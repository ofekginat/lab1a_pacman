==> flow/design.v <==
module NumbersBitMap	(	
					input		logic	clk,
					input		logic	resetN,
					input 	logic	[10:0] offsetX, 
					input 	logic	[10:0] offsetY,
					input		logic	InsideRectangle,  
					input 	logic	[3:0] digit,  
					output	logic				drawingRequest,  
					output	logic	[7:0]		RGBout
);
parameter  logic	[7:0] digit_color = 8'hff ;  
bit [0:15] [0:31] [0:15] number_bitmap  = {
{16'b	0000001111100000,
16'b	0000111111111000,
16'b	0000111111111000,
16'b	0001111111111100,
16'b	0011111001111100,
16'b	0011100000111110,
16'b	0111100000011110,
16'b	0111100000011110,
16'b	1111100000011111,
16'b	1111000000001111,
16'b	1111000000001111,
16'b	1111000000001111,
16'b	1111000000001111,
16'b	1111000000001111,
16'b	1111000000001111,
16'b	1111000000001111,
16'b	1111000000001111,
16'b	1111000000001111,
16'b	1111000000001111,
16'b	1111000000001111,
16'b	1111000000001111,
16'b	1111000000001111,
16'b	1111000000001111,
16'b	1111000000011110,
16'b	1111100000011110,
16'b	0111110000111110,
16'b	0111110000111100,
16'b	0011111001111100,
16'b	0011111111111000,
16'b	0001111111111000,
16'b	0000111111110000,
16'b	0000011111000000},
{16'b	0000000011100000,
16'b	0000000111100000,
16'b	0000011111100000,
16'b	0000111111100000,
16'b	0001111111100000,
16'b	0011111111100000,
16'b	0111111011100000,
16'b	0111100011100000,
16'b	0111000011100000,
16'b	0010000011100000,
16'b	0000000011100000,
16'b	0000000011100000,
16'b	0000000011100000,
16'b	0000000011100000,
16'b	0000000011100000,
16'b	0000000011100000,
16'b	0000000011100000,
16'b	0000000011100000,
16'b	0000000011100000,
16'b	0000000011100000,
16'b	0000000011100000,
16'b	0000000011100000,
16'b	0000000011100000,
16'b	0000000011100000,
16'b	0000000011100000,
16'b	0000000011100000,
16'b	0000000011100000,
16'b	0000000011100000,
16'b	0111111111111111,
16'b	0111111111111111,
16'b	0111111111111111,
16'b	0111111111111111},
{16'b	0000111111100000,
16'b	0001111111110000,
16'b	0111111111111000,
16'b	1111111111111000,
16'b	1111110011111100,
16'b	1111000011111100,
16'b	1110000001111110,
16'b	0000000000111110,
16'b	0000000000111110,
16'b	0000000000111110,
16'b	0000000000111100,
16'b	0000000001111100,
16'b	0000000001111100,
16'b	0000000001111000,
16'b	0000000011111000,
16'b	0000000011111000,
16'b	0000000011111000,
16'b	0000000011110000,
16'b	0000000011100000,
16'b	0000000111000000,
16'b	0000001111000000,
16'b	0000011110000000,
16'b	0000111100000000,
16'b	0001111100000000,
16'b	0001111100000000,
16'b	0011111000000000,
16'b	0111110000000001,
16'b	1111100000000011,
16'b	1111111111111111,
16'b	1111111111111111,
16'b	1111111111111111,
16'b	1111111111111111},
{16'b	0000111111100000,
16'b	0001111111111000,
16'b	0111111111111000,
16'b	1111111111111000,
16'b	1111110011111100,
16'b	1111000001111100,
16'b	1110000001111100,
16'b	0000000000111110,
16'b	0000000000111100,
16'b	0000000000111100,
16'b	0000000000111100,
16'b	0000000001111100,
16'b	0000000011111000,
16'b	0000000011111000,
16'b	0001111111110000,
16'b	0001111111000000,
16'b	0001111111111000,
16'b	0001111111111000,
16'b	0000000011111100,
16'b	0000000001111110,
16'b	0000000000111111,
16'b	0000000000011111,
16'b	0000000000011111,
16'b	0000000000011111,
16'b	0000000000011111,
16'b	0000000000111111,
16'b	1110000001111110,
16'b	1111100011111110,
16'b	1111111111111100,
16'b	1111111111111000,
16'b	0111111111111000,
16'b	0001111111000000},
{16'b	0000000011111000,
16'b	0000000011111000,
16'b	0000000011111000,
16'b	0000000011111000,
16'b	0000000111111000,
16'b	0000001111111000,
16'b	0000001101111000,
16'b	0000011101111000,
16'b	0000011101111000,
16'b	0000111101111000,
16'b	0001111101111000,
16'b	0001111101111000,
16'b	0001111001111000,
16'b	0011111001111000,
16'b	0011110001111000,
16'b	0111100001111000,
16'b	0111100001111000,
16'b	1111000001111000,
16'b	1110000001111000,
16'b	1110000001111000,
16'b	1110000001111000,
16'b	1111111111111111,
16'b	1111111111111111,
16'b	1111111111111111,
16'b	0000000001111000,
16'b	0000000001111000,
16'b	0000000001111000,
16'b	0000000001111000,
16'b	0000000001111000,
16'b	0000000001111000,
16'b	0000000001111000,
16'b	0000000011111100},
{16'b	0111111111111111,
16'b	0111111111111111,
16'b	0111111111111110,
16'b	0111111111111100,
16'b	0111100000000000,
16'b	0111100000000000,
16'b	0111100000000000,
16'b	0111100000000000,
16'b	0111100000000000,
16'b	0111100000000000,
16'b	0111100000000000,
16'b	0111111111100000,
16'b	0111111111111000,
16'b	0111111111111000,
16'b	0111111111111100,
16'b	0010000011111110,
16'b	0000000001111110,
16'b	0000000000111111,
16'b	0000000000011111,
16'b	0000000000011111,
16'b	0000000000001111,
16'b	0000000000001111,
16'b	0000000000001111,
16'b	0000000000011111,
16'b	0000000000011111,
16'b	1000000000111110,
16'b	1100000001111110,
16'b	1111100011111100,
16'b	1111111111111000,
16'b	1111111111111000,
16'b	1111111111110000,
16'b	0001111111000000},
{16'b	0000000111111100,
16'b	0000011111111110,
16'b	0000111111111110,
16'b	0001111111111111,
16'b	0001111100001111,
16'b	0011111100000001,
16'b	0011111000000000,
16'b	0111110000000000,
16'b	0111100000000000,
16'b	1111100000000000,
16'b	1111000000000000,
16'b	1111000000000000,
16'b	1111000000000000,
16'b	1111001111111000,
16'b	1111111111111100,
16'b	1111111111111110,
16'b	1111111111111111,
16'b	1111111101111111,
16'b	1111100000011111,
16'b	1111000000001111,
16'b	1111000000000111,
16'b	1111000000000111,
16'b	1111000000000111,
16'b	1111000000000111,
16'b	1111100000001111,
16'b	1111100000001111,
16'b	0111110000011111,
16'b	0111111101111110,
16'b	0011111111111110,
16'b	0001111111111100,
16'b	0001111111111000,
16'b	0000011111100000},
{16'b	1111111111111111,
16'b	1111111111111111,
16'b	1111111111111111,
16'b	1111111111111111,
16'b	1100000000001111,
16'b	1000000000011111,
16'b	0000000000011111,
16'b	0000000000011110,
16'b	0000000000111110,
16'b	0000000000111100,
16'b	0000000001111100,
16'b	0000000001111000,
16'b	0000000011111000,
16'b	0000000011111000,
16'b	0000000011111000,
16'b	0000000011111000,
16'b	0000000011110000,
16'b	0000000011110000,
16'b	0000000011100000,
16'b	0000000011100000,
16'b	0000000111100000,
16'b	0000000111100000,
16'b	0000001111000000,
16'b	0000001111000000,
16'b	0000011110000000,
16'b	0000011110000000,
16'b	0000111110000000,
16'b	0000111100000000,
16'b	0000111100000000,
16'b	0001111100000000,
16'b	0001111100000000,
16'b	0001111100000000},
{16'b	0000111111110000,
16'b	0001111111111000,
16'b	0011111111111100,
16'b	0111111111111110,
16'b	0111111011111110,
16'b	1111100000111111,
16'b	1111100000011111,
16'b	1111000000001111,
16'b	1111000000001111,
16'b	1111000000001111,
16'b	1111100000011110,
16'b	0111110000111110,
16'b	0111111001111100,
16'b	0011111111111000,
16'b	0001111111111000,
16'b	0000111111100000,
16'b	0000111111110000,
16'b	0001111111111000,
16'b	0011111111111100,
16'b	0111111001111110,
16'b	1111100000111111,
16'b	1111000000001111,
16'b	1110000000001111,
16'b	1110000000000111,
16'b	1110000000000111,
16'b	1111000000001111,
16'b	1111100000011111,
16'b	1111111001111111,
16'b	1111111111111110,
16'b	0111111111111110,
16'b	0011111111111000,
16'b	0001111111110000},
{16'b	0000111111100000,
16'b	0001111111111000,
16'b	0011111111111000,
16'b	0111111111111100,
16'b	1111111011111100,
16'b	1111100000111110,
16'b	1111000000011110,
16'b	1111000000011111,
16'b	1110000000001111,
16'b	1110000000001111,
16'b	1110000000001111,
16'b	1110000000001111,
16'b	1111000000001111,
16'b	1111100000011111,
16'b	1111111011111111,
16'b	1111111111111111,
16'b	0111111111111111,
16'b	0011111111111111,
16'b	0001111111001111,
16'b	0000000000001111,
16'b	0000000000001111,
16'b	0000000000001111,
16'b	0000000000011110,
16'b	0000000000011110,
16'b	0000000000111110,
16'b	0000000001111100,
16'b	1000000011111100,
16'b	1111000011111000,
16'b	1111111111111000,
16'b	1111111111110000,
16'b	1111111111100000,
16'b	0011111100000000},
{16'b	0000011111100000,
16'b	0000011111100000,
16'b	0000011111100000,
16'b	0000011111100000,
16'b	0000111111110000,
16'b	0000110000111000,
16'b	0000110000111000,
16'b	0000110000111000,
16'b	0001110000111100,
16'b	0001100000011100,
16'b	0011100000011100,
16'b	0011000000001100,
16'b	0111000000001110,
16'b	0111000000001110,
16'b	0111000000001110,
16'b	0111000000001110,
16'b	0111000000001110,
16'b	0111000000001110,
16'b	0111000000001110,
16'b	1111111111111111,
16'b	1111111111111111,
16'b	1111111111111111,
16'b	1110000000000111,
16'b	1110000000000111,
16'b	1110000000000111,
16'b	1110000000000111,
16'b	1110000000000111,
16'b	1110000000000111,
16'b	1110000000000111,
16'b	1110000000000111,
16'b	1110000000000111,
16'b	1111000000001111},
{16'b	1111111111110000,
16'b	1111111111111000,
16'b	1111111111111100,
16'b	1111111111111110,
16'b	0111000011111110,
16'b	0111000000111111,
16'b	0111000000011111,
16'b	0111000000001111,
16'b	0111000000001111,
16'b	0111000000001111,
16'b	0111000000011110,
16'b	0111000000111110,
16'b	0111000001111100,
16'b	0111111111111000,
16'b	0111111111111000,
16'b	0111111111100000,
16'b	0111111111110000,
16'b	0111111111111000,
16'b	0111111111111100,
16'b	0111000001111110,
16'b	0111000000111111,
16'b	0111000000001111,
16'b	0111000000001111,
16'b	0111000000000111,
16'b	0111000000000111,
16'b	0111000000001111,
16'b	0111000000011111,
16'b	0111000001111111,
16'b	1111111111111110,
16'b	1111111111111110,
16'b	1111111111111000,
16'b	1111111111110000},
{16'b	0000001111111000,
16'b	0000111111111100,
16'b	0000111111111110,
16'b	0001111111111111,
16'b	0011111001000011,
16'b	0011100000000001,
16'b	0111100000000000,
16'b	0111100000000000,
16'b	1111100000000000,
16'b	1111000000000000,
16'b	1111000000000000,
16'b	1111000000000000,
16'b	1111000000000000,
16'b	1111000000000000,
16'b	1111000000000000,
16'b	1111000000000000,
16'b	1111000000000000,
16'b	1111000000000000,
16'b	1111000000000000,
16'b	1111000000000000,
16'b	1111000000000000,
16'b	1111000000000000,
16'b	1111000000000000,
16'b	1111000000000000,
16'b	1111100000000000,
16'b	0111110000000000,
16'b	0111110000000001,
16'b	0011111001000011,
16'b	0011111111111111,
16'b	0001111111111110,
16'b	0000111111111100,
16'b	0000011111111000},
{16'b	1111111111100000,
16'b	1111111111111000,
16'b	1111111111111000,
16'b	1111111111111100,
16'b	0111000001111100,
16'b	0111000000111110,
16'b	0111000000011110,
16'b	0111000000011110,
16'b	0111000000011111,
16'b	0111000000001111,
16'b	0111000000001111,
16'b	0111000000001111,
16'b	0111000000001111,
16'b	0111000000001111,
16'b	0111000000001111,
16'b	0111000000001111,
16'b	0111000000001111,
16'b	0111000000001111,
16'b	0111000000001111,
16'b	0111000000001111,
16'b	0111000000001111,
16'b	0111000000001111,
16'b	0111000000001111,
16'b	0111000000011110,
16'b	0111000000011110,
16'b	0111000000111110,
16'b	0111000000111100,
16'b	0111000001111100,
16'b	1111111111111000,
16'b	1111111111111000,
16'b	1111111111110000,
16'b	1111111111000000},
{16'b	1111111111111111,
16'b	1111111111111111,
16'b	1111111111111111,
16'b	1111111111111111,
16'b	1111000000000011,
16'b	1111000000000000,
16'b	1111000000000000,
16'b	1111000000000000,
16'b	1111000000000000,
16'b	1111000000000000,
16'b	1111000000000000,
16'b	1111000000000000,
16'b	1111000000000000,
16'b	1111000000000001,
16'b	1111111111111111,
16'b	1111111111111111,
16'b	1111111111111111,
16'b	1111111111111111,
16'b	1111000000000001,
16'b	1111000000000000,
16'b	1111000000000000,
16'b	1111000000000000,
16'b	1111000000000000,
16'b	1111000000000000,
16'b	1111000000000000,
16'b	1111000000000000,
16'b	1111000000000000,
16'b	1111000001000011,
16'b	1111111111111111,
16'b	1111111111111111,
16'b	1111111111111111,
16'b	1111111111111111},
{16'b	1111111111111111,
16'b	1111111111111111,
16'b	1111111111111111,
16'b	1111111111111111,
16'b	1111000000000011,
16'b	1111000000000000,
16'b	1111000000000000,
16'b	1111000000000000,
16'b	1111000000000000,
16'b	1111000000000000,
16'b	1111000000000000,
16'b	1111000000000000,
16'b	1111000000000000,
16'b	1111000000000001,
16'b	1111111111111111,
16'b	1111111111111111,
16'b	1111111111111111,
16'b	1111111111111111,
16'b	1111000000000001,
16'b	1111000000000000,
16'b	1111000000000000,
16'b	1111000000000000,
16'b	1111000000000000,
16'b	1111000000000000,
16'b	1111000000000000,
16'b	1111000000000000,
16'b	1111000000000000,
16'b	1111000000000000,
16'b	1111000000000000,
16'b	1111000000000000,
16'b	1111000000000000,
16'b	1111000000000000}
} ; 
always_ff@(posedge clk or negedge resetN)
begin
	if(!resetN) begin
		drawingRequest <=	1'b0;
	end
	else begin
		drawingRequest <=	1'b0;
		if (InsideRectangle == 1'b1 )
	      drawingRequest <= (number_bitmap[digit][offsetY>>1][offsetX>>1]);  
	end 
end
assign RGBout = digit_color ;  
endmodule
# --- Step by step through the tools: NumbersBitMap ---
# The steps from the RTL of NumbersBitMap to its reports follow in flow order.
# Line numbers count from 1 in the design file above.
# Operators carry their Yosys type and port widths (W data, S select, Z words).
# Cell names lack the library's common part.
design:
  design: "NumbersBitMap"
  clock_port: "clk"
  lib: "sky130hd"
  corner: "tt_025C_1v80"

# --- Elaborated design ---
# Counts by Yosys on the flattened word-level netlist (proc, flatten, opt, wreduce; memories kept). Register bits leave out memories and registers merged into their read ports (data or address); mux counts leave out enables and synchronous resets folded into registers. Print and check cells are left out. Cells with the same type and inputs are merged into one.
op_classes:
  n_mux: 1
  shifts: 1
  addsub: 5
ops:
  columns: ["cell", "count"]
  rows:
  - ["$shiftx A8192 B17 Y1 const A", 1]
  - ["$add A16 B11 Y17", 1]
  - ["$add A14 B15 Y16", 1]
  - ["$sub A4 B10 Y11 const A", 1]
  - ["$sub A5 B10 Y11 const A", 1]
  - ["$sub A4 B4 Y5 const A", 1]
  - ["$mux W1", 1]
word_totals:
  wordCells: 8
  reg_bits: 1
  output_inout_bits: 9

# --- Logic depth ---
# Depth = most cells in a row (Yosys ltp): at word level without a register or memory, in the mapped netlist without a sequential cell, where the memories' decode and read muxes count.
depth:
  depth_word: 5
  ABC_AREA: 1
  ltp_mapped: 34

# --- After synthesis ---
# Yosys stat after the flow's synthesis: flattened, memories mapped to cells. It holds for the ABC_AREA given above (unset counts as 0); a run with the other value may have another netlist.
synth_totals:
  area_um2: 5039.8
  ffs: 1
  stdcells: 1038
types:
  columns: ["type", "count", "type_area_um2"]
  rows:
  - ["nand2_1", 439, 1647.83]
  - ["nand3_1", 147, 735.706]
  - ["a21oi_1", 64, 320.307]
  - ["inv_1", 82, 307.795]
  - ["nor2_1", 64, 240.23]
  - ["ha_1", 17, 212.704]
  - ["o21ai_0", 30, 150.144]
  - ["nand2_2", 23, 143.888]
  - ["nand4_1", 19, 118.864]
  - ["fa_1", 5, 100.096]
  - ["nand3_2", 10, 100.096]
  - ["clkbuf_1", 26, 97.594]
  - ["o211ai_1", 10, 75.072]
  - ["nand3_4", 4, 70.067]
  - ["buf_2", 13, 65.062]
  - ["xor2_1", 7, 61.309]
  - ["buf_4", 8, 60.058]
  - ["buf_1", 12, 45.043]
# Not listed: further types 29, cells in them 58.

# --- Worst setup path after synthesis ---
# Source: OpenSTA report_checks on the synthesized netlist (no wires, ideal clock, input and output delay 20% of the period each), path of least setup slack; recovery checks are left aside. Register names are those of the netlist, which keeps one name where synthesis merged equal registers.
synth_timing:
  path_type: "input port to flip-flop"
  from: "in offsetX[5]"
  to: "reg drawingRequest"
  period_ns: 8.93
  required_ns: 8.859
  stages: 28
  n_path_buf: 1
  arrival_ns: 4.944
  setup_ns: 0.071
  input_delay_ns: 1.786
  path_delay_ns: 3.229
  setup_slack_ns: 3.915
  synth_period_reached_ns: 5.015
# "path_delay_ns" is the arrival time less input delay plus setup time.
# "stages": output pins that drive a net of the path, with the launching flip-flop's if there is one; two outputs of one cell count as two.
# "synth_period_reached_ns" is the clock period less the worst setup slack; recovery checks do not enter. This is arithmetic on one report: input and output delays are still those of the set period (20% each).
# The rows between start and end are the longest chain of elaborated cells between them; the timing report does not say that the signal goes this way. Where chains are equally long, one stands for them.
# A line is the first line of the expression or statement that the cell stems from. Yosys adds cells for indexed reads and writes and turns some case tables into memories.
# A register here has more assigning lines than the two given.
synth_between:
  path_cell_list: "inv_1 -> ha_1 -> nand4_1 -> fa_1 -> ha_1 -> nand2_1 -> inv_1 -> a21oi_1 -> nand3_2 -> inv_1 -> nand2_4 -> nand2_8 -> buf_12 -> nand3_4 -> or2_4 -> nand3_2 -> nand2_1 -> nor2_1 -> nand2_1 -> nand2_1 -> nand2_1 -> nand2_1 -> nand3_1 -> nand3_1 -> nand2_1 -> nor2_1 -> nor2_1 -> nor2_1"
  elab_chain_len: 4
  cells_between: 4
  lines_between: 2
  cone_classes: "2 x add/sub; 1 x shift; 1 x mux"
synth_lines:
  columns: ["element", "line_no", "source"]
  rows:
  - ["from (decl)", 4, "input logic [10:0] offsetX,"]
  - ["$sub A4 B10 Y11", 534, "drawingRequest <= (number_bitmap[digit][offsetY>>1][offsetX>>1]);"]
  - ["$add A16 B11 Y17", 534, null]
  - ["$shiftx A8192 B17 Y1", 534, null]
  - ["$mux W1", 533, "if (InsideRectangle == 1'b1 )"]
  - ["to (assign)", 532, "drawingRequest <= 1'b0;"]
  - ["to (assign)", 534, null]
  - ["to (decl)", 8, "output logic drawingRequest,"]

# --- Path in the finished layout ---
# From the final timing report of stored run 1: the path of least setup slack in the routed layout; clock arrival at registers is part of the times.
layout_timing:
  path_type: "input port to flip-flop"
  from: "in digit[0]"
  to: "reg drawingRequest"
  required_ns: 6.31
  period_ns: 6.38
  setup_slack_ns: 0.83
  input_delay_ns: 1.28
  stages: 29
  n_path_buf: 2
  setup_ns: 0.07
  arrival_ns: 5.48
# The rows between start and end are the longest chain of elaborated cells between them; the timing report does not say that the signal goes this way. Where chains are equally long, one stands for them.
# A register here has more assigning lines than the two given.
layout_between:
  path_cell_list: "clkdlybuf4s50_1 -> inv_1 -> fa_1 -> ha_4 -> nand2_2 -> inv_1 -> nand2_1 -> nand2_2 -> nand2_1 -> nand3_2 -> nand3_4 -> nand2_8 -> buf_12 -> nand3_1 -> nand2_2 -> nand2_4 -> nand2_1 -> nand2_1 -> nand2_1 -> nand3_1 -> nand2_1 -> nand3_1 -> nand2_1 -> inv_1 -> nand2_2 -> nand3_1 -> nand2_1 -> nor2_1 -> nor2_1"
  elab_chain_len: 5
  cells_between: 5
  lines_between: 2
  cone_classes: "3 x add/sub; 1 x shift; 1 x mux"
layout_lines:
  columns: ["element", "line_no", "source"]
  rows:
  - ["from (decl)", 7, "input logic [3:0] digit,"]
  - ["$sub A4 B4 Y5", 534, "drawingRequest <= (number_bitmap[digit][offsetY>>1][offsetX>>1]);"]
  - ["$add A14 B15 Y16", 534, null]
  - ["$add A16 B11 Y17", 534, null]
  - ["$shiftx A8192 B17 Y1", 534, null]
  - ["$mux W1", 533, "if (InsideRectangle == 1'b1 )"]
  - ["to (assign)", 532, "drawingRequest <= 1'b0;"]
  - ["to (assign)", 534, null]
  - ["to (decl)", 8, "output logic drawingRequest,"]

# Design NumbersBitMap on sky130hd. What follows are 2 stored runs of the flow, each under its own settings; their order means nothing. The constraints put input and output delay at 20% of the set period each and load the outputs with 0.01 pF.
# "critical_path_time_ns" = time allowed to the worst setup path (clock period - input delay - output delay, where it has them) - its slack; a late launch clock adds to it, a late capture clock takes from it.
# By "power_w" is meant OpenSTA's value without simulated activity: inputs other than the clock are taken to toggle once in ten clock periods, and the tool carries that through the logic.
runs:
  - name: "stored run 1"
    settings:
      period_ns: 6.38
      CORE_UTILIZATION: 27
      SETUP_SLACK_MARGIN: 1.43
      PLACE_DENSITY_LB_ADDON: 0.09
      CELL_PAD_IN_SITES_DETAIL_PLACEMENT: 2
      ABC_AREA: 1
      GPL_TIMING_DRIVEN: 1
      GPL_ROUTABILITY_DRIVEN: 1
      CTS_CLUSTER_DIAMETER: 67
      SLEW_MARGIN: 15
      CAP_MARGIN: 20
      CORE_MARGIN: 2
    results:
      post_synth_area_um2: 5039.8
      die_footprint_um2: 19775.4
      layout_stdcell_area_um2: 6722.7
      fin_ws_ns: 0.829
      fin_tns_ns: 0.000
      power_w: 0.001937
      critical_path_time_ns: 4.28
      critical_path_type: "input port to flip-flop"
  - name: "stored run 2"
    settings:
      period_ns: 5.87
      CORE_UTILIZATION: 57
      CAP_MARGIN: 20
      CORE_MARGIN: 2
      SLEW_MARGIN: 20
    results:
      post_synth_area_um2: 4885.9
      die_footprint_um2: 9328.7
      layout_stdcell_area_um2: 5457.7
      fin_ws_ns: 0.059
      fin_tns_ns: 0.000
      power_w: 0.001436
      critical_path_time_ns: 4.64
      critical_path_type: "input port to flip-flop"
