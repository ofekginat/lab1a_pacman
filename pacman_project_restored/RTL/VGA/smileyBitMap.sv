==> flow/design.v <==
module	smileyBitMap	(	
					input	logic	clk,
					input	logic	resetN,
					input logic	[10:0] offsetX, 
					input logic	[10:0] offsetY,
					input	logic	InsideRectangle,  
					output	logic	drawingRequest,  
					output	logic	[7:0] RGBout,   
				   output   logic	[2:0] HitEdgeCode 
 ) ;
localparam  int OBJECT_NUMBER_OF_Y_BITS = 5;   
localparam  int OBJECT_NUMBER_OF_X_BITS = 5;   
localparam  int OBJECT_HEIGHT_Y = 1 <<  OBJECT_NUMBER_OF_Y_BITS ;
localparam  int OBJECT_WIDTH_X = 1 <<  OBJECT_NUMBER_OF_X_BITS;
 logic	[10:0] HitCodeX ; 
 logic	[10:0] HitCodeY ; 
assign HitCodeX = offsetX >> ( OBJECT_NUMBER_OF_X_BITS - 4 );	 
assign HitCodeY = offsetY >> ( OBJECT_NUMBER_OF_Y_BITS - 4 );	 	 
localparam logic [7:0] TRANSPARENT_ENCODING = 8'h00 ; 
logic [0:OBJECT_HEIGHT_Y-1] [0:OBJECT_WIDTH_X-1] [7:0] object_colors = {
	{8'h00,8'h00,8'h00,8'h00,8'h00,8'h00,8'h00,8'h00,8'h00,8'h00,8'h00,8'h00,8'h00,8'hf9,8'hf9,8'hf9,8'hf9,8'hf9,8'hf9,8'hf9,8'hf9,8'hf9,8'h00,8'h00,8'h00,8'h00,8'h00,8'h00,8'h00,8'h00,8'h00,8'h00},
	{8'h00,8'h00,8'h00,8'h00,8'h00,8'h00,8'h00,8'h00,8'h00,8'h00,8'hf9,8'hf9,8'hf9,8'hf9,8'hf9,8'hf9,8'hf9,8'hf9,8'hf9,8'hf9,8'hf9,8'hf9,8'hf9,8'hf9,8'h00,8'h00,8'h00,8'h00,8'h00,8'h00,8'h00,8'h00},
	{8'h00,8'h00,8'h00,8'h00,8'h00,8'h00,8'h00,8'h00,8'hf9,8'hf9,8'hf9,8'hf9,8'hf9,8'hf9,8'hf9,8'hf9,8'hf9,8'hf9,8'hf9,8'hf9,8'hf9,8'hf9,8'hf9,8'hf9,8'hf9,8'hf9,8'h00,8'h00,8'h00,8'h00,8'h00,8'h00},
	{8'h00,8'h00,8'h00,8'h00,8'h00,8'h00,8'h00,8'hf9,8'hf9,8'hf9,8'hf9,8'hf9,8'hf9,8'hf9,8'hf9,8'hf9,8'hf9,8'hf9,8'hf9,8'hf9,8'hf9,8'hf9,8'hf9,8'hf9,8'hf9,8'hf9,8'hf9,8'h00,8'h00,8'h00,8'h00,8'h00},
	{8'h00,8'h00,8'h00,8'h00,8'h00,8'h00,8'hf9,8'hf9,8'hf9,8'hf9,8'hf9,8'hf9,8'hf9,8'hf9,8'hf9,8'hf9,8'hf9,8'hf9,8'hf9,8'hf9,8'hf9,8'hf9,8'hf9,8'hf9,8'hf9,8'hf9,8'hf9,8'hf9,8'h00,8'h00,8'h00,8'h00},
	{8'h00,8'h00,8'h00,8'h00,8'h00,8'hf9,8'hf9,8'hf9,8'hf9,8'hf9,8'hf9,8'hf9,8'hf9,8'hf9,8'hf9,8'hf9,8'hf9,8'hb1,8'hb1,8'hf5,8'hf9,8'hf9,8'hf9,8'hf9,8'hf9,8'hf9,8'hf9,8'hf9,8'hf9,8'h00,8'h00,8'h00},
	{8'h00,8'h00,8'h00,8'h00,8'hf9,8'hf9,8'hf9,8'hf9,8'hf9,8'hf9,8'hf9,8'hf9,8'hf9,8'hf9,8'hf9,8'hf9,8'h91,8'h6d,8'h6d,8'hb1,8'hf9,8'hf9,8'hf9,8'hf9,8'hf9,8'hf9,8'hf9,8'hf9,8'hf9,8'hf9,8'h00,8'h00},
	{8'h00,8'h00,8'h00,8'hf9,8'hf9,8'hf9,8'hf9,8'hf9,8'hf9,8'hf9,8'hf9,8'hf9,8'hf9,8'hf9,8'hf9,8'hf5,8'h6d,8'h6d,8'h6d,8'h8d,8'hf5,8'hf9,8'hf9,8'hf9,8'hf9,8'hf9,8'hf9,8'hf9,8'hf9,8'hf9,8'hf9,8'h00},
	{8'h00,8'h00,8'h00,8'hf9,8'hf9,8'hf9,8'hf9,8'hf9,8'hf9,8'hf9,8'hf9,8'hf9,8'hf9,8'hf9,8'hf9,8'hf9,8'h91,8'h6d,8'h6d,8'hb1,8'hf9,8'hf9,8'hf9,8'hf9,8'hf9,8'hf9,8'hf9,8'hf9,8'hf9,8'hf9,8'hf9,8'hf9},
	{8'h00,8'h00,8'hf9,8'hf9,8'hf9,8'hf9,8'hf9,8'hf9,8'hf9,8'hf9,8'hf9,8'hf9,8'hf9,8'hf9,8'hf9,8'hf9,8'hf9,8'hd5,8'hd5,8'hf9,8'hf9,8'hf9,8'hf9,8'hf9,8'hf9,8'hf9,8'hf9,8'hf9,8'hf9,8'hf9,8'hf9,8'hfd},
	{8'h00,8'h00,8'hf9,8'hf9,8'hf9,8'hf9,8'hf9,8'hf9,8'hf9,8'hf9,8'hf9,8'hf9,8'hf9,8'hf9,8'hf9,8'hf9,8'hf9,8'hf9,8'hf9,8'hf9,8'hf9,8'hf9,8'hf9,8'hf9,8'hf9,8'hf9,8'hf9,8'hf9,8'hf9,8'hf8,8'h00,8'h00},
	{8'h00,8'hf9,8'hf9,8'hf9,8'hf9,8'hf9,8'hf9,8'hf9,8'hf9,8'hf9,8'hf9,8'hf9,8'hf9,8'hf9,8'hf9,8'hf9,8'hf9,8'hf9,8'hf9,8'hf9,8'hf9,8'hf9,8'hf9,8'hf9,8'hf9,8'hf9,8'hf9,8'hfd,8'h00,8'h00,8'h00,8'h00},
	{8'h00,8'hf9,8'hf9,8'hf9,8'hf9,8'hf9,8'hf9,8'hf9,8'hf9,8'hf9,8'hf9,8'hf9,8'hf9,8'hf9,8'hf9,8'hf9,8'hf9,8'hf9,8'hf9,8'hf9,8'hf9,8'hf9,8'hf9,8'hf9,8'hf9,8'hf8,8'h00,8'h00,8'h00,8'h00,8'h00,8'h00},
	{8'h00,8'hf9,8'hf9,8'hf9,8'hf9,8'hf9,8'hf9,8'hf9,8'hf9,8'hf9,8'hf9,8'hf9,8'hf9,8'hf9,8'hf9,8'hf9,8'hf9,8'hf9,8'hf9,8'hf9,8'hf9,8'hf9,8'hf9,8'hf9,8'h00,8'h00,8'h00,8'h00,8'h00,8'h00,8'h00,8'h00},
	{8'h00,8'hf9,8'hf9,8'hf9,8'hf9,8'hf9,8'hf9,8'hf9,8'hf9,8'hf9,8'hf9,8'hf9,8'hf9,8'hf9,8'hf9,8'hf9,8'hf9,8'hf9,8'hf9,8'hf9,8'hf9,8'hf9,8'hfc,8'h00,8'h00,8'h00,8'h00,8'h00,8'h00,8'h00,8'h00,8'h00},
	{8'h00,8'hf9,8'hf9,8'hf9,8'hf9,8'hf9,8'hf9,8'hf9,8'hf9,8'hf9,8'hf9,8'hf9,8'hf9,8'hf9,8'hf9,8'hf9,8'hf9,8'hf9,8'hf9,8'hf8,8'hf9,8'h00,8'h00,8'h00,8'h00,8'h00,8'h00,8'h00,8'h00,8'h00,8'h00,8'h00},
	{8'h00,8'hf9,8'hf9,8'hf9,8'hf9,8'hf9,8'hf9,8'hf9,8'hf9,8'hf9,8'hf9,8'hf9,8'hf9,8'hf9,8'hf9,8'hf9,8'hf9,8'hf9,8'hf9,8'hf9,8'h00,8'h00,8'h00,8'h00,8'h00,8'h00,8'h00,8'h00,8'h00,8'h00,8'h00,8'h00},
	{8'h00,8'hf9,8'hf9,8'hf9,8'hf9,8'hf9,8'hf9,8'hf9,8'hf9,8'hf9,8'hf9,8'hf9,8'hf9,8'hf9,8'hf9,8'hf9,8'hf9,8'hf9,8'hf9,8'hf9,8'hf9,8'hfd,8'h00,8'h00,8'h00,8'h00,8'h00,8'h00,8'h00,8'h00,8'h00,8'h00},
	{8'h00,8'hf9,8'hf9,8'hf9,8'hf9,8'hf9,8'hf9,8'hf9,8'hf9,8'hf9,8'hf9,8'hf9,8'hf9,8'hf9,8'hf9,8'hf9,8'hf9,8'hf9,8'hf9,8'hf9,8'hf9,8'hf9,8'hf9,8'h00,8'h00,8'h00,8'h00,8'h00,8'h00,8'h00,8'h00,8'h00},
	{8'h00,8'hf9,8'hf9,8'hf9,8'hf9,8'hf9,8'hf9,8'hf9,8'hf9,8'hf9,8'hf9,8'hf9,8'hf9,8'hf9,8'hf9,8'hf9,8'hf9,8'hf9,8'hf9,8'hf9,8'hf9,8'hf9,8'hf9,8'hf9,8'hf9,8'h00,8'h00,8'h00,8'h00,8'h00,8'h00,8'h00},
	{8'h00,8'hf8,8'hf9,8'hf9,8'hf9,8'hf9,8'hf9,8'hf9,8'hf9,8'hf9,8'hf9,8'hf9,8'hf9,8'hf9,8'hf9,8'hf9,8'hf9,8'hf9,8'hf9,8'hf9,8'hf9,8'hf9,8'hf9,8'hf9,8'hf9,8'hf9,8'hf9,8'h00,8'h00,8'h00,8'h00,8'h00},
	{8'h00,8'h00,8'hf9,8'hf9,8'hf9,8'hf9,8'hf9,8'hf9,8'hf9,8'hf9,8'hf9,8'hf9,8'hf9,8'hf9,8'hf9,8'hf9,8'hf9,8'hf9,8'hf9,8'hf9,8'hf9,8'hf9,8'hf9,8'hf9,8'hf9,8'hf9,8'hf9,8'hf9,8'hfd,8'h00,8'h00,8'h00},
	{8'h00,8'h00,8'hf9,8'hf9,8'hf9,8'hf9,8'hf9,8'hf9,8'hf9,8'hf9,8'hf9,8'hf9,8'hf9,8'hf9,8'hf9,8'hf9,8'hf9,8'hf9,8'hf9,8'hf9,8'hf9,8'hf9,8'hf9,8'hf9,8'hf9,8'hf9,8'hf9,8'hf9,8'hf9,8'hf9,8'h00,8'h00},
	{8'h00,8'h00,8'hf9,8'hf9,8'hf9,8'hf9,8'hf9,8'hf9,8'hf9,8'hf9,8'hf9,8'hf9,8'hf9,8'hf9,8'hf9,8'hf9,8'hf9,8'hf9,8'hf9,8'hf9,8'hf9,8'hf9,8'hf9,8'hf9,8'hf9,8'hf9,8'hf9,8'hf9,8'hf9,8'hf9,8'hf9,8'hfd},
	{8'h00,8'h00,8'h00,8'hf9,8'hf9,8'hf9,8'hf9,8'hf9,8'hf9,8'hf9,8'hf9,8'hf9,8'hf9,8'hf9,8'hf9,8'hf9,8'hf9,8'hf9,8'hf9,8'hf9,8'hf9,8'hf9,8'hf9,8'hf9,8'hf9,8'hf9,8'hf9,8'hf9,8'hf9,8'hf9,8'hf9,8'hfc},
	{8'h00,8'h00,8'h00,8'hf8,8'hf9,8'hf9,8'hf9,8'hf9,8'hf9,8'hf9,8'hf9,8'hf9,8'hf9,8'hf9,8'hf9,8'hf9,8'hf9,8'hf9,8'hf9,8'hf9,8'hf9,8'hf9,8'hf9,8'hf9,8'hf9,8'hf9,8'hf9,8'hf9,8'hf9,8'hf9,8'hf8,8'h00},
	{8'h00,8'h00,8'h00,8'h00,8'hf9,8'hf9,8'hf9,8'hf9,8'hf9,8'hf9,8'hf9,8'hf9,8'hf9,8'hf9,8'hf9,8'hf9,8'hf9,8'hf9,8'hf9,8'hf9,8'hf9,8'hf9,8'hf9,8'hf9,8'hf9,8'hf9,8'hf9,8'hf9,8'hf9,8'hf9,8'h00,8'h00},
	{8'h00,8'h00,8'h00,8'h00,8'h00,8'hf9,8'hf9,8'hf9,8'hf9,8'hf9,8'hf9,8'hf9,8'hf9,8'hf9,8'hf9,8'hf9,8'hf9,8'hf9,8'hf9,8'hf9,8'hf9,8'hf9,8'hf9,8'hf9,8'hf9,8'hf9,8'hf9,8'hf9,8'hf9,8'h00,8'h00,8'h00},
	{8'h00,8'h00,8'h00,8'h00,8'h00,8'h00,8'hf9,8'hf9,8'hf9,8'hf9,8'hf9,8'hf9,8'hf9,8'hf9,8'hf9,8'hf9,8'hf9,8'hf9,8'hf9,8'hf9,8'hf9,8'hf9,8'hf9,8'hf9,8'hf9,8'hf9,8'hf9,8'hf9,8'h00,8'h00,8'h00,8'h00},
	{8'h00,8'h00,8'h00,8'h00,8'h00,8'h00,8'h00,8'hfd,8'hf9,8'hf9,8'hf9,8'hf9,8'hf9,8'hf9,8'hf9,8'hf9,8'hf9,8'hf9,8'hf9,8'hf9,8'hf9,8'hf9,8'hf9,8'hf9,8'hf9,8'hf9,8'hf4,8'h00,8'h00,8'h00,8'h00,8'h00},
	{8'h00,8'h00,8'h00,8'h00,8'h00,8'h00,8'h00,8'h00,8'h00,8'hfd,8'hf9,8'hf9,8'hf9,8'hf9,8'hf9,8'hf9,8'hf9,8'hf9,8'hf9,8'hf9,8'hf9,8'hf9,8'hf9,8'hf9,8'hf9,8'hf1,8'h00,8'h00,8'h00,8'h00,8'h00,8'h00},
	{8'h00,8'h00,8'h00,8'h00,8'h00,8'h00,8'h00,8'h00,8'h00,8'h00,8'hfc,8'hfd,8'hf9,8'hf9,8'hf9,8'hf9,8'hf9,8'hf9,8'hf9,8'hf9,8'hf9,8'hf9,8'hfd,8'hfc,8'h00,8'h00,8'h00,8'h00,8'h00,8'h00,8'h00,8'h00}
	};
logic [0:15] [0:15] [2:0] hit_colors = 
		  {48'o4433333333333344,     
			48'o4443333333333444,    
			48'o1444333333334442, 
			48'o1144433333344422,
			48'o1114443333444222,
			48'o1111444334442222,
			48'o1111144444422222,
			48'o1111114444222222,
			48'o1111114444222222,
			48'o1111144444422222,
			48'o1111444004442222,
			48'o1114440000444222,
			48'o1144400000044422,
			48'o1444000000004442,
			48'o4440000000000444,
			48'o4400000000000044};
always_ff@(posedge clk or negedge resetN)
begin
	if(!resetN) begin
		RGBout <=	8'h00;
		HitEdgeCode <= 3'h0;
	end
	else begin
		RGBout <= TRANSPARENT_ENCODING ;  
		HitEdgeCode <= 3'h0;
		if (InsideRectangle == 1'b1 ) 
		begin  
			RGBout <= object_colors[OBJECT_HEIGHT_Y - 1][offsetX];  
			HitEdgeCode <= hit_colors[HitCodeY][HitCodeX];	 
		end  	
	end
end
assign drawingRequest = (RGBout != TRANSPARENT_ENCODING ) ? 1'b1 : 1'b0 ;  
endmodule
# Tool chain data of smileyBitMap

What the tools print for smileyBitMap, step after step.
Line numbers count from 1 in the design file above.
Cell names lack the library's common part.
The mark -- stands for no value.

Design top: smileyBitMap
Clock: clk
Standard-cell library: sky130hd
Library corner: tt_025C_1v80

# Elaborated design

Yosys after proc, flatten, opt, wreduce and memory -nomap, before mapping. Enables and synchronous resets that opt folds into registers are not counted as muxes. Memory bits, and registers merged into a memory's read port (data or address), are not among the register bits. Print and check cells are not counted. Equal cells are merged and count once.

Bits of input ports: 25
Bits in registers: 11
Output and inout bits: 12

Mux-type cells: 3
Reductions and logical operators: 1
Add/sub/neg operators: 4
Shifts and indexed selects: 2
$mul: 2

Operators with widths:

| cell                                                                             | number |
| 8192-bit by 15-bit variable part select with 8-bit output (first input constant) | 1 |
| 768-bit by 32-bit variable part select with 3-bit output (first input constant)  | 1 |
| 32-bit by 2-bit multiplier with 28-bit output (second input constant)            | 1 |
| 11-bit by 3-bit multiplier with 14-bit output (second input constant)            | 1 |
| 32-bit adder                                                                     | 1 |
| 4-bit by 10-bit subtractor with 11-bit output (first input constant)             | 2 |
| 5-bit by 11-bit subtractor with 12-bit output (first input constant)             | 1 |
| 8-bit nonzero test                                                               | 1 |
| 8-bit two-way mux                                                                | 1 |
| 3-bit two-way mux                                                                | 1 |
| 1-bit two-way mux                                                                | 1 |

# Longest topological paths

Yosys ltp: most cells in a row. Word level: on the elaborated netlist, between registers, memories and ports. Mapped: between sequential cells and ports; inverters and the memories' decode and read muxes count.

Depth in word-level cells: 5
ABC_AREA: 0
Gate-level depth with buffers: 23

# Synthesis result

Yosys stat after the flow's synthesis: flattened, memories mapped to cells. It holds for the ABC_AREA given above (unset counts as 0); a run with the other value may have another netlist.

Cells by type:

| type     | number |
| a21oi_1  | 101 |
| o21ai_0  | 84 |
| ha_1     | 33 |
| nor2_1   | 68 |
| nand2_1  | 67 |
| dfrtp_1  | 10 |
| xnor2_1  | 25 |
| clkbuf_1 | 36 |
| buf_2    | 25 |
| xor2_1   | 13 |
| a211oi_1 | 14 |
| o221ai_1 | 12 |
| nor3_1   | 20 |
| o22ai_1  | 16 |
| nand3_1  | 19 |
| o211ai_1 | 12 |
| a221oi_1 | 10 |
| a31oi_1  | 14 |

Other cell types: 53; their cells: 178.

Buffers: 75
Standard cells after synthesis: 757
Sequential part of the area: 250.2 µm²
Mapped area: 4765.8 µm²
Mapped flip-flops: 10

# Path before layout

OpenSTA on the mapped netlist: ideal clock, no wires. The path of least setup slack (recovery checks aside). Input and output delay are each 20% of the period. Register names are those of the netlist, which keeps one name where synthesis merged equal registers.

Path kind: in2reg
Start point: input port offsetX[5]
End point: register HitEdgeCode[2]
Launch time at the first pin: 2.500 ns
Arrival: 6.610 ns
Stages: 22
Period: 12.5 ns
Path slack: 5.743 ns
Library setup time: 0.146 ns
Buffers on the path: 4
Path delay: 4.256 ns
Period reached after synthesis: 6.757 ns

"path delay" = arrival - input delay + setup time.
"stages" counts driving pins, that of a launching flip-flop among them; a cell with two outputs on the path counts twice.
"period reached after synthesis" is the clock period less the worst setup slack; recovery checks do not enter. This is arithmetic on one report: input and output delays are still those of the set period (20% each).
The rows between start and end are the longest chain of elaborated cells between them; the timing report does not say that the signal goes this way. Where chains are equally long, one stands for them.
A line is the first line of the expression or statement that the cell stems from. Yosys adds cells for indexed reads and writes and turns some case tables into memories.
At most two assigning lines are given for a register; there are more.

Cells stage by stage: clkbuf_1 -> inv_1 -> ha_1 -> clkbuf_1 -> clkbuf_1 -> xor2_1 -> ha_1 -> a21oi_1 -> o21ai_0 -> a21oi_1 -> o21bai_1 -> a21oi_1 -> xnor2_1 -> ha_1 -> nor2b_1 -> a311oi_1 -> xnor3_2 -> buf_6 -> o21ai_0 -> a211oi_1 -> nor3_1 -> a311oi_1
Length of the longest elaborated chain: 5

RTL lines, path post-synthesis:

| what                                                     | RTL line | text |
| start, declared                                          | 4        | `input logic [10:0] offsetX,` |
| 4-bit by 10-bit subtractor with 11-bit output            | 83       | `HitEdgeCode <= hit_colors[HitCodeY][HitCodeX];` |
| 11-bit by 3-bit multiplier with 14-bit output            | 83       |  |
| 32-bit adder                                             | 83       |  |
| 768-bit by 32-bit variable part select with 3-bit output | 83       |  |
| 3-bit two-way mux                                        | 80       | `if (InsideRectangle == 1'b1 )` |
| end, assigned                                            | 79       | `HitEdgeCode <= 3'h0;` |
| end, assigned                                            | 83       |  |
| end, declared                                            | 9        | `output logic [2:0] HitEdgeCode` |

# Path in the finished layout

From the final timing report of run A: the path of least setup slack in the routed layout; clock arrival at registers is part of the times.

Path kind: in2reg
Start point: input port offsetX[2]
End point: register HitEdgeCode[2]
Period: 6.75 ns
Stages: 20
Library setup time: 0.11 ns
Arrival: 6.11 ns
Path slack: 0.77 ns
Buffers on the path: 1
Launch time at the first pin: 1.35 ns

The rows between start and end are the longest chain of elaborated cells between them; the timing report does not say that the signal goes this way. Where chains are equally long, one stands for them.
At most two assigning lines are given for a register; there are more.

Cells stage by stage: clkdlybuf4s50_1 -> inv_1 -> ha_1 -> ha_1 -> fa_2 -> a21o_1 -> a21oi_1 -> o21ai_0 -> a21oi_1 -> o21bai_1 -> a21oi_1 -> xnor2_1 -> ha_1 -> nor2b_1 -> a311oi_1 -> xnor3_2 -> a41o_1 -> o21ai_1 -> a211o_1 -> a311oi_1
Length of the longest elaborated chain: 5

RTL lines, path post-layout:

| what                                                     | RTL line | text |
| start, declared                                          | 4        | `input logic [10:0] offsetX,` |
| 4-bit by 10-bit subtractor with 11-bit output            | 83       | `HitEdgeCode <= hit_colors[HitCodeY][HitCodeX];` |
| 11-bit by 3-bit multiplier with 14-bit output            | 83       |  |
| 32-bit adder                                             | 83       |  |
| 768-bit by 32-bit variable part select with 3-bit output | 83       |  |
| 3-bit two-way mux                                        | 80       | `if (InsideRectangle == 1'b1 )` |
| end, assigned                                            | 79       | `HitEdgeCode <= 3'h0;` |
| end, assigned                                            | 83       |  |
| end, declared                                            | 9        | `output logic [2:0] HitEdgeCode` |

smileyBitMap through Yosys and OpenROAD on sky130hd: 2 stored runs, unordered, with their settings and measured results. The constraints put input and output delay at 20% of the set period each and load the outputs with 0.01 pF.
"critical setup path time" = time allowed to the worst setup path (clock period - input delay - output delay, where it has them) - its slack; a late launch clock adds to it, a late capture clock takes from it.
Settings: - = not set for that run.

| item                               | run A   | run B   |
| period_ns                          | 6.75    | 6.05    |
| CORE_UTILIZATION                   | 15      | 35      |
| SETUP_SLACK_MARGIN                 | -0.15   | -0.29   |
| CORE_MARGIN                        | 3       | 2       |
| CELL_PAD_IN_SITES_GLOBAL_PLACEMENT | 0       | 1       |
| CELL_PAD_IN_SITES_DETAIL_PLACEMENT | 1       | -       |
| CAP_MARGIN                         | 20      | 0       |
| MAX_ROUTING_LAYER                  | met4    | met5    |
| SLEW_MARGIN                        | 20      | 35      |
| PLACE_DENSITY_LB_ADDON             | -       | 0.12    |
| CORE_ASPECT_RATIO                  | -       | 1.81    |
| die size (µm²)                     | 33946.2 | 14607.4 |
| utilization after layout (%)       | 18.4    | 43.7    |
| setup slack of the worst path (ns) | 0.768   | 0.043   |
| critical setup path time (ns)      | 4.63    | 4.80    |
| class of the worst setup path      | in2reg  | in2reg  |
| post-route setup TNS (ns)          | 0.000   | 0.000   |
| post-synthesis cell area (µm²)     | 4765.8  | 4765.8  |
